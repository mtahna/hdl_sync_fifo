==> flow/design.v <==
module sync_fifo #(
    parameter FIFO_DEPTH=4  ,  
    parameter DATA_WIDTH=16 ,  
    parameter FWFT_MODE=1      
)(
    input  wire                  clk     ,  
    input  wire                  rstn    ,  
    input  wire                  wen     ,  
    input  wire [DATA_WIDTH-1:0] wdata   ,  
    input  wire                  ren     ,  
    output reg  [DATA_WIDTH-1:0] rdata   ,  
    output reg                   empty   ,  
    output reg                   full       
);
reg  [FIFO_DEPTH-1:0] wptr                ;
wire [FIFO_DEPTH-1:0] wptr_next           ;
reg  [FIFO_DEPTH-1:0] rptr                ;
wire [FIFO_DEPTH-1:0] rptr_next           ;
reg  [DATA_WIDTH-1:0] mem [0:FIFO_DEPTH-1];
always @(posedge clk or negedge rstn) begin
    if (!rstn) begin
        wptr <= {{FIFO_DEPTH-1{1'b0}}, 1'b1};
    end else if (wen & (~full)) begin
        wptr <= {wptr[FIFO_DEPTH-1-1:0], wptr[FIFO_DEPTH-1]};
    end
end
assign wptr_next = {wptr[FIFO_DEPTH-1-1:0], wptr[FIFO_DEPTH-1]};
always @(posedge clk or negedge rstn) begin
    if (!rstn) begin
        rptr <= {{FIFO_DEPTH-1{1'b0}}, 1'b1};
    end else if (ren & (~empty)) begin
        rptr <= {rptr[FIFO_DEPTH-1-1:0], rptr[FIFO_DEPTH-1]};
    end
end
assign rptr_next = {rptr[FIFO_DEPTH-1-1:0], rptr[FIFO_DEPTH-1]};
always @(posedge clk or negedge rstn) begin
    if (!rstn) begin
        empty <= 1'b1;
    end else begin
        if (empty) begin
            if (~(| (wptr & rptr))) empty <= 1'b0;  
        end else if((~empty) & (~full) & (~wen) & ren) begin
            empty <= | (wptr & rptr_next);  
        end
    end
end
always @(posedge clk or negedge rstn) begin
    if (!rstn) begin
        full <= 1'b0;
    end else begin
        if (full) begin
            if (ren) full <= 1'b0;
        end else if ((~empty) & (~full) & wen & (~ren)) begin
            full <= | (wptr_next & rptr);  
        end
    end
end
generate
    genvar v_mem;
    for(v_mem=0; v_mem<FIFO_DEPTH; v_mem=v_mem+1) begin : g_wmem
        always @(posedge clk or negedge rstn) begin
            if (!rstn) begin
                mem[v_mem] <= {DATA_WIDTH{1'b0}};
            end else if (wen & (~full) & wptr[v_mem]) begin
                mem[v_mem] <= wdata;
            end
        end
    end
endgenerate
generate
    genvar v_fd, v_dt;
    wire [FIFO_DEPTH-1:0]            read_sel;
    wire [FIFO_DEPTH*DATA_WIDTH-1:0] mem_flat;
    wire [DATA_WIDTH*FIFO_DEPTH-1:0] mem_flat_swap;
    if (FWFT_MODE != 0) begin : fwft  
        assign read_sel = (ren & (~empty)) ? rptr_next : rptr;
    end else begin : std              
        assign read_sel = (ren & (~empty)) ? rptr : {FIFO_DEPTH{1'b0}};
    end
    for(v_fd=0; v_fd<FIFO_DEPTH; v_fd=v_fd+1) begin : g_rflat
        assign mem_flat[(v_fd+1)*DATA_WIDTH-1:v_fd*DATA_WIDTH] = {DATA_WIDTH{read_sel[v_fd]}} & mem[v_fd];
    end
    for(v_fd=0; v_fd<FIFO_DEPTH; v_fd=v_fd+1) begin : g_rswap_f
        for(v_dt=0; v_dt<DATA_WIDTH; v_dt=v_dt+1) begin : g_rswap_d
            assign mem_flat_swap[v_dt*FIFO_DEPTH+v_fd] = mem_flat[v_fd*DATA_WIDTH+v_dt];
        end
    end
    for(v_dt=0; v_dt<DATA_WIDTH; v_dt=v_dt+1) begin : g_rdata
        if (FWFT_MODE != 0) begin : fwft  
            always @(posedge clk or negedge rstn) begin
                if (!rstn) rdata[v_dt] <= 1'b0;
                else       rdata[v_dt] <= | mem_flat_swap[(v_dt+1)*FIFO_DEPTH-1:v_dt*FIFO_DEPTH];
            end
        end else begin : std              
            always @(posedge clk or negedge rstn) begin
                if (!rstn)    rdata[v_dt] <= 1'b0;
                else if (ren) rdata[v_dt] <= | mem_flat_swap[(v_dt+1)*FIFO_DEPTH-1:v_dt*FIFO_DEPTH];  
            end
        end
    end
endgenerate
endmodule
# Step by step through the tools: sync_fifo
# The steps from the RTL of sync_fifo to its reports follow in flow order.
# Lines are those of the file above, counted from 1.
# Operators carry their Yosys type and port widths (W data, S select, Z words).
# Cell names lack the library's common part.
design:
  top: "sync_fifo"
  clk_port: "clk"
  library: "sky130hd"
  lib_corner: "tt_025C_1v80"

# After elaboration
# Yosys after proc, flatten, opt, wreduce and memory -nomap, before mapping. Enables and synchronous resets that opt folds into registers are not counted as muxes. Print and check cells are not counted. Equal cells are merged and count once.
bits:
  reg_bits: 90
  latchBits: 0
  ramBits: 0
  mem_bits_ro: 0
  clocked_rd_ports_x_width: 0
  memories: 0
  out_inout_bits: 18
classes:
  addsub: 0
  multipliers: 0
  div_mod_pow: 0
  cmp: 0
  eq_ne: 0
  shifts: 0
  muxes: 7
  n_logic: 22
  reduce_logical: 19
op_table:
  columns: ["operator", "n"]
  rows:
  - ["$reduce_or A4 Y1", 19]
  - ["$and A16 B16 Y16", 4]
  - ["$and A4 B4 Y4", 3]
  - ["$and A1 B1 Y1", 11]
  - ["$mux W1", 6]
  - ["$not A1 Y1", 4]
  - ["$mux W4", 1]

# Logic depth
# Yosys ltp: most cells in a row. Word level: on the elaborated netlist, between registers, memories and ports. Mapped: between sequential cells and ports; inverters and the memories' decode and read muxes count.
depth:
  ltp_word: 6
  abc_area: 0
  ltp_mapped: 5
  depth_no_buf: 3

# Synthesis result
# The flow's flattened synthesis, as Yosys stat reports it; memories are mapped. The netlist is that of the ABC_AREA named above (0 if unset); the other value can give another one.
# Totals and module areas in this step are rounded.
types:
  columns: ["type", "n"]
  rows:
  - ["dfrtp_1", 87]
  - ["mux2_4", 36]
  - ["a22oi_1", 66]
  - ["mux2_2", 28]
  - ["a31oi_1", 16]
  - ["and3_1", 16]
  - ["buf_12", 5]
  - ["nand2_8", 4]
  - ["dfstp_2", 3]
  - ["nand2_1", 20]
  - ["buf_2", 13]
  - ["a22o_1", 3]
  - ["clkbuf_1", 7]
  - ["nor2b_4", 1]
  - ["a211o_1", 1]
  - ["a221oi_1", 1]
  - ["o41ai_1", 1]
  - ["inv_1", 2]
# Other cell types: 5; their cells: 5.
mapped:
  stdcells: 315
  synth_area_um2: 4260
  flip_flops: 90
  buf_cells: 25

# Worst setup path after synthesis
# Source: OpenSTA report_checks on the synthesized netlist (no wires, ideal clock, input and output delay 20% of the period each), path of least setup slack; recovery checks are left aside. Register names are those of the netlist, which keeps one name where synthesis merged equal registers.
synth_path:
  kind: "reg-to-reg"
  startpoint: "reg full"
  endpoint: "reg mem[1][10]"
  clock_period_ps: 1780
  t_first_pin_ps: 0
  t_arrival_ps: 1264
  setup_slack_ps: 391
  path_delay_ps: 1389
  path_stages: 6
  synth_period_reached_ps: 1389
# "path_delay_ps" is the arrival time less input delay plus setup time.
# "path_stages": output pins that drive a net of the path, with the launching flip-flop's if there is one; two outputs of one cell count as two.
# "synth_period_reached_ps" = period - worst setup slack (recovery checks aside). The figure is calculated, with input and output delays left at 20% of the set period.
# The rows between start and end are the longest chain of elaborated cells between them; the timing report does not say that the signal goes this way. Where chains are equally long, one stands for them.
# A line is the first line of the expression or statement that the cell stems from. Yosys adds cells for indexed reads and writes and turns some case tables into memories.
# At most two assigning lines are given for a register; there are more.
synth_via:
  cell_sequence: "dfrtp_1 -> nor2b_4 -> buf_12 -> nand2_8 -> buf_12 -> mux2_4"
  elab_chain_len: 3
synth_lines:
  columns: ["element", "line_no", "text"]
  rows:
  - ["start, declared", 13, "output reg                   full"]
  - ["start, assigned", 49, "full <= 1'b0;"]
  - ["start, assigned", 54, "full <= | (wptr_next & rptr);"]
  - ["$not A1 Y1", 64, "end else if (wen & (~full) & wptr[v_mem]) begin"]
  - ["$and A1 B1 Y1 (2 in a row)", 64, null]
  - ["end, assigned", 63, "mem[v_mem] <= {DATA_WIDTH{1'b0}};"]
  - ["end, assigned", 65, "mem[v_mem] <= wdata;"]
  - ["end, declared", 19, "reg  [DATA_WIDTH-1:0] mem [0:FIFO_DEPTH-1];"]

# Timing after layout
# From the final timing report of flow run 1: the path of least setup slack in the routed layout; clock arrival at registers is part of the times.
# The path's times are printed in steps of 10 ps; the period is the one set.
layout_path:
  kind: "reg-to-output"
  startpoint: "reg empty"
  endpoint: "out empty"
  clock_period_ps: 2090
  out_delay_ps: 420
  t_first_pin_ps: 370
  t_arrival_ps: 1510
  setup_slack_ps: 170
  path_stages: 2
# At most two assigning lines are given for a register; there are more.
layout_via:
  cell_sequence: "dfstp_2 -> clkdlybuf4s50_1"
  elab_chain_len: 0
layout_lines:
  columns: ["element", "line_no", "text"]
  rows:
  - ["start, declared", 12, "output reg                   empty   ,"]
  - ["start, assigned", 38, "empty <= 1'b1;"]
  - ["start, assigned", 43, "empty <= | (wptr & rptr_next);"]
  - ["end, declared", 12, null]

# Module sync_fifo, platform sky130hd: 2 stored runs of the flow (Yosys, OpenROAD) with differing settings, in no particular order. Input and output delays are each 20% of the period that was set; the output load is 0.01 pF.
# "timing.achieved_period_ps" = clock period - worst setup slack. The figure is calculated, with input and output delays left at 20% of the set period.
# By "final_power_mw" is meant OpenSTA's value without simulated activity: inputs other than the clock are taken to toggle once in ten clock periods, and the tool carries that through the logic.
# Values from the reports are rounded here.
runs:
  - name: "flow run 1"
    settings:
      period_ns: 2.09
      CORE_UTILIZATION: 64
      SETUP_SLACK_MARGIN: -0.09
      PLACE_DENSITY_LB_ADDON: 0.21
      CORE_ASPECT_RATIO: 0.64
      CORE_MARGIN: 7
      CELL_PAD_IN_SITES_DETAIL_PLACEMENT: 0
      CTS_CLUSTER_DIAMETER: 298
      SLEW_MARGIN: 30
      MAX_ROUTING_LAYER: "met4"
      CAP_MARGIN: 20
    results:
      final_power_mw: 3.13
      ws_setup_ps: 166
      timing.achieved_period_ps: 1924
      synthArea_um2: 4260
      dieArea_um2: 9190
      post_route_util_frac: 0.773
  - name: "flow run 2"
    settings:
      period_ns: 2.72
      CORE_UTILIZATION: 67
      SETUP_SLACK_MARGIN: -0.26
      PLACE_DENSITY: 0.82
      CORE_ASPECT_RATIO: 1.16
      TNS_END_PERCENT: 55
      CTS_CLUSTER_SIZE: 60
      MAX_ROUTING_LAYER: "met5"
      CAP_MARGIN: 20
      CORE_MARGIN: 2
      SLEW_MARGIN: 20
    results:
      final_power_mw: 2.44
      post_route_util_frac: 0.777
      dieArea_um2: 7010
      synthArea_um2: 4260
      ws_setup_ps: 697
      timing.achieved_period_ps: 2023
